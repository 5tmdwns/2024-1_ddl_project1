==> flow/design.v <==
module DISPLAY( 
   DISPLAY,
   BUTTON, STAR, HASH, CLK
   );
   input [9:0] BUTTON;
   input       STAR, HASH;
   input       CLK;
   output reg [15:0] DISPLAY;
   always@ (posedge CLK)
     begin
   if (STAR | HASH)  
     begin
	DISPLAY <= 16'd0;
     end
   else
     begin
	if (BUTTON[0])
	  begin
	     DISPLAY <= DISPLAY * 10 + 0;
	  end
	else if (BUTTON[1])
	  begin
	     DISPLAY <= DISPLAY * 10 + 1;
	  end
	else if (BUTTON[2])
	  begin
	     DISPLAY <= DISPLAY * 10 + 2;
	  end
	else if (BUTTON[3])
	  begin
	     DISPLAY <= DISPLAY * 10 + 3;
	  end
	else if (BUTTON[4])
	  begin
	     DISPLAY <= DISPLAY * 10 + 4;
	  end
	else if (BUTTON[5])
	  begin
	     DISPLAY <= DISPLAY * 10 + 5;
	  end
	else if (BUTTON[6])
	  begin
	     DISPLAY <= DISPLAY * 10 + 6;
	  end
	else if (BUTTON[7])
	  begin
	     DISPLAY <= DISPLAY * 10 + 7;
	  end
	else if (BUTTON[8])
	  begin
	     DISPLAY <= DISPLAY * 10 + 8;
	  end
	else if (BUTTON[9])
	  begin
	     DISPLAY <= DISPLAY * 10 + 9;
	  end
	else
	  begin
	     DISPLAY <= DISPLAY;
	  end
     end  
     end  
endmodule  
# Step by step through the tools: DISPLAY
# What the tools print for DISPLAY, step after step.
# Lines are those of the file above, counted from 1.
# Cell names lack the library's common part.
# A cell with -- has no value.
dict set report design {
  top {DISPLAY}
  clock {CLK}
  cell_library {sky130hd}
  corner {tt_025C_1v80}
}

# Elaborated design
# Source: Yosys, flattened and elaborated, memories not mapped. Widths are those after wreduce. Registers that Yosys merges into a memory's read port (data or address) are not register bits. Print and check cells do not count. Equal cells are merged and count once.
dict set report bits {
  mem_bits_rw 0
  clocked_rd_ports_x_width 0
  n_memories 0
  latch_bits 0
  ff_bits 16
  input_bits 13
  romBits 0
}
dict set report classes {
  div 0
  n_logic 1
  equal 0
  mux 10
  shift 0
  addsub 9
  cmp 0
  n_mul 1
  reduce_and_logical 1
}
# cell n
set ops {}
lappend ops {{16-bit two-way mux} 10}
lappend ops {{16-bit by 3-bit adder with 16-bit output (second input constant)} 4}
lappend ops {{16-bit by 3-bit multiplier with 15-bit output (second input constant)} 1}
lappend ops {{16-bit by 2-bit adder with 16-bit output (second input constant)} 2}
lappend ops {{16-bit by 4-bit adder with 16-bit output (second input constant)} 2}
lappend ops {{16-bit by 1-bit adder with 16-bit output (second input constant)} 1}
lappend ops {{10-bit nonzero test} 1}
lappend ops {{1-bit OR} 1}

# Depth
# Yosys ltp: most cells in a row. Word level: on the elaborated netlist, between registers, memories and ports. Mapped: between sequential cells and ports; inverters and the memories' decode and read muxes count.
dict set report depth {
  depth_word 12
  abc_area 0
  mapped_depth 10
}

# Netlist
# Source: synth_stat.txt of the flow (Yosys; design flattened, memories mapped). It holds for the ABC_AREA given above (unset counts as 0); a run with the other value may have another netlist.
# Totals and module areas in this step are rounded.
# cell n area_total_um2
set types {}
lappend types {ha_1 28 350.336}
lappend types {dfxtp_1 16 320.307}
lappend types {nor2_1 29 108.854}
lappend types {xnor2_1 12 105.101}
lappend types {a21oi_1 17 85.082}
lappend types {a211oi_1 9 67.565}
lappend types {nand2_1 16 60.058}
lappend types {o21ai_0 11 55.053}
lappend types {o211ai_1 6 45.043}
lappend types {or2_2 7 43.792}
lappend types {xor2_1 5 43.792}
lappend types {a311oi_1 4 35.034}
lappend types {and2_1 5 31.28}
lappend types {a21o_1 4 30.029}
lappend types {nor3_1 6 30.029}
lappend types {o21bai_1 4 30.029}
lappend types {a221oi_1 3 26.275}
lappend types {o22ai_1 4 25.024}
# Not listed: further types 38, cells in them 57.
dict set report synth_totals {
  buf_cells 8
  area_um2 1910
  ffs 16
  sequential_area_um2 320
  cells 243
}

# Timing after synthesis
# OpenSTA on the mapped netlist: ideal clock, no wires. The path of least setup slack (recovery checks aside). Input and output delay are each 20% of the period. Register names are those of the netlist, which keeps one name where synthesis merged equal registers.
dict set report synth_path {
  kind {register to register}
  from {register DISPLAY[1]}
  to {register DISPLAY[15]}
  slack_ps 1905
  required_time_ps 5089
  period_ps 5180
  setup_ps 91
  launch_ps 0
  delay_ps 3275
  path_stages 11
  arrival_time_ps 3184
  synth_period_reached_ps 3275
}
# "delay_ps" is the arrival time less input delay plus setup time.
# "path_stages": output pins that drive a net of the path, with the launching flip-flop's if there is one; two outputs of one cell count as two.
# "synth_period_reached_ps" = period - worst setup slack (recovery checks aside). The figure is calculated, with input and output delays left at 20% of the set period.
# Between the ends stands the longest chain of elaborated cells between them, by number of cells; it is not shown to be the way that was timed. Of several equally long chains one is given.
# Each line given opens the expression or statement behind the cell; cells for indexed reads and writes are added by Yosys, which also makes memories of some case tables.
# At most two assigning lines are given for a register; there are more.
dict set report synth_between {
  cell_sequence {dfxtp_1 ha_1 ha_1 fa_1 a211oi_2 o21bai_1 a221oi_1 o211ai_1 nand4bb_1 a2111o_1 a311oi_1}
  elab_chain_cells 12
}
# item line_no
set synth_lines {}
lappend synth_lines {{start, declared} 8} ;# output reg [15:0] DISPLAY;
lappend synth_lines {{start, assigned} 19} ;# DISPLAY <= DISPLAY * 10 + 0;
lappend synth_lines {{start, assigned} 23} ;# DISPLAY <= DISPLAY * 10 + 1;
lappend synth_lines {{16-bit by 3-bit multiplier with 15-bit output} 55} ;# DISPLAY <= DISPLAY * 10 + 9;
lappend synth_lines {{16-bit by 4-bit adder with 16-bit output} 55}
lappend synth_lines {{16-bit two-way mux} 53} ;# else if (BUTTON[9])
lappend synth_lines {{16-bit two-way mux} 49} ;# else if (BUTTON[8])
lappend synth_lines {{16-bit two-way mux} 45} ;# else if (BUTTON[7])
lappend synth_lines {{16-bit two-way mux} 41} ;# else if (BUTTON[6])
lappend synth_lines {{16-bit two-way mux} 37} ;# else if (BUTTON[5])
lappend synth_lines {{16-bit two-way mux} 33} ;# else if (BUTTON[4])
lappend synth_lines {{16-bit two-way mux} 29} ;# else if (BUTTON[3])
lappend synth_lines {{16-bit two-way mux} 25} ;# else if (BUTTON[2])
lappend synth_lines {{16-bit two-way mux} 21} ;# else if (BUTTON[1])
lappend synth_lines {{16-bit two-way mux} 17} ;# if (BUTTON[0])
lappend synth_lines {{end, assigned} 19}
lappend synth_lines {{end, assigned} 23}
lappend synth_lines {{end, declared} 8}

# Worst path after layout
# Path of least setup slack in the final report of flow run B (OpenROAD, finished layout, wires in). Where an end is a register, its clock arrival counts in the times.
# The report prints the path's times to 10 ps; the period is as set.
dict set report layout_path {
  kind {register to register}
  from {register DISPLAY[3]}
  to {register DISPLAY[15]}
  setup_ps 90
  launch_ps 240
  arrival_time_ps 3170
  period_ps 3500
  required_time_ps 3660
  slack_ps 480
  path_stages 11
}
# Between the ends stands the longest chain of elaborated cells between them, by number of cells; it is not shown to be the way that was timed. Of several equally long chains one is given.
# At most two assigning lines are given for a register; there are more.
dict set report layout_between {
  cell_sequence {dfxtp_4 ha_4 ha_4 fa_2 a21o_1 a22o_2 or3b_4 o311ai_4 nand4bb_1 a2111o_1 a311oi_2}
  elab_chain_cells 12
}
# item line_no
set layout_lines {}
lappend layout_lines {{start, declared} 8} ;# output reg [15:0] DISPLAY;
lappend layout_lines {{start, assigned} 19} ;# DISPLAY <= DISPLAY * 10 + 0;
lappend layout_lines {{start, assigned} 23} ;# DISPLAY <= DISPLAY * 10 + 1;
lappend layout_lines {{16-bit by 3-bit multiplier with 15-bit output} 55} ;# DISPLAY <= DISPLAY * 10 + 9;
lappend layout_lines {{16-bit by 4-bit adder with 16-bit output} 55}
lappend layout_lines {{16-bit two-way mux} 53} ;# else if (BUTTON[9])
lappend layout_lines {{16-bit two-way mux} 49} ;# else if (BUTTON[8])
lappend layout_lines {{16-bit two-way mux} 45} ;# else if (BUTTON[7])
lappend layout_lines {{16-bit two-way mux} 41} ;# else if (BUTTON[6])
lappend layout_lines {{16-bit two-way mux} 37} ;# else if (BUTTON[5])
lappend layout_lines {{16-bit two-way mux} 33} ;# else if (BUTTON[4])
lappend layout_lines {{16-bit two-way mux} 29} ;# else if (BUTTON[3])
lappend layout_lines {{16-bit two-way mux} 25} ;# else if (BUTTON[2])
lappend layout_lines {{16-bit two-way mux} 21} ;# else if (BUTTON[1])
lappend layout_lines {{16-bit two-way mux} 17} ;# if (BUTTON[0])
lappend layout_lines {{end, assigned} 19}
lappend layout_lines {{end, assigned} 23}
lappend layout_lines {{end, declared} 8}

2 stored runs of DISPLAY in the flow (synthesis by Yosys, layout by OpenROAD, sky130hd cells), in arbitrary order. Constraints: input delay and output delay 20% of the set period each, output load 0.01 pF.
"period_reached_ps" = clock period - worst setup slack. The figure is calculated, with input and output delays left at 20% of the set period.
"worstPathTime_ps": the worst setup path's part of the clock period (all of it between registers, 20% less for each end at a port) less its slack. A launch clock that arrives late makes it longer, a capture clock that arrives late makes it shorter.
"totalPower_uw" rests on the timing tool's default activity at the inputs, not on a simulated workload.
"worstPathTime_ps" is given in steps of 10 ps.
The measured numbers are rounded.

[flow] flow run A: files
==> flow/run.sh <==
#!/bin/bash
# the make line also repeats the synthesis and layout settings of config.mk as NAME=value (left out here)
make -C /OpenROAD-flow-scripts/flow DESIGN_CONFIG=/design/flow/config.mk WORK_HOME=/design/flow/orfs CLKGATE_MAP_FILE= finish
==> flow/config.mk <==
export PLATFORM = sky130hd
export DESIGN_NAME = DISPLAY
export DESIGN_NICKNAME = DISPLAY
export VERILOG_FILES = /design/flow/design.v
export SDC_FILE = /design/flow/constraint.sdc
export NUM_CORES = 4
export LEC_CHECK = 0
export CAP_MARGIN = 20
export CELL_PAD_IN_SITES_GLOBAL_PLACEMENT = 0
export CORE_ASPECT_RATIO = 0.75
export CORE_MARGIN = 6
export CORE_UTILIZATION = 70
export SLEW_MARGIN = 20
==> flow/constraint.sdc <==
create_clock -name core_clock -period 2.59 [get_ports {CLK}]
set_input_delay 0.5180 -clock core_clock [delete_from_list [all_inputs] [get_ports {CLK}]]
set_output_delay 0.5180 -clock core_clock [all_outputs]
set_load 0.01 [all_outputs]

[flow] flow run A: no final report: placement broke off with GPL-0301

[flow] flow run B: files
==> flow/run.sh <==
#!/bin/bash
# the make line also repeats the synthesis and layout settings of config.mk as NAME=value (left out here)
make -C /OpenROAD-flow-scripts/flow DESIGN_CONFIG=/design/flow/config.mk WORK_HOME=/design/flow/orfs CLKGATE_MAP_FILE= finish
==> flow/config.mk <==
export PLATFORM = sky130hd
export DESIGN_NAME = DISPLAY
export DESIGN_NICKNAME = DISPLAY
export VERILOG_FILES = /design/flow/design.v
export SDC_FILE = /design/flow/constraint.sdc
export NUM_CORES = 4
export LEC_CHECK = 0
export CAP_MARGIN = 20
export CORE_MARGIN = 2
export CORE_UTILIZATION = 40
export SETUP_SLACK_MARGIN = 0.56
export SLEW_MARGIN = 20
==> flow/constraint.sdc <==
create_clock -name core_clock -period 3.5 [get_ports {CLK}]
set_input_delay 0.7000 -clock core_clock [delete_from_list [all_inputs] [get_ports {CLK}]]
set_output_delay 0.7000 -clock core_clock [all_outputs]
set_load 0.01 [all_outputs]

[flow] flow run B: metrics
[metrics] yosys.chip_area_um2 = 1910
[metrics] die_footprint_um2 = 5350
[metrics] stdcell_area_um2 = 2630
[metrics] finish.utilization_pct = 56.4
[metrics] timing.setup.ws_ps = 483
[metrics] final_setup_tns_ps = 0
[metrics] hold_ws_ps = 513
[metrics] totalPower_uw = 427
[metrics] period_reached_ps = 3017
[metrics] worstPathTime_ps = 3020
[metrics] timing.worst_path_kind = register to register
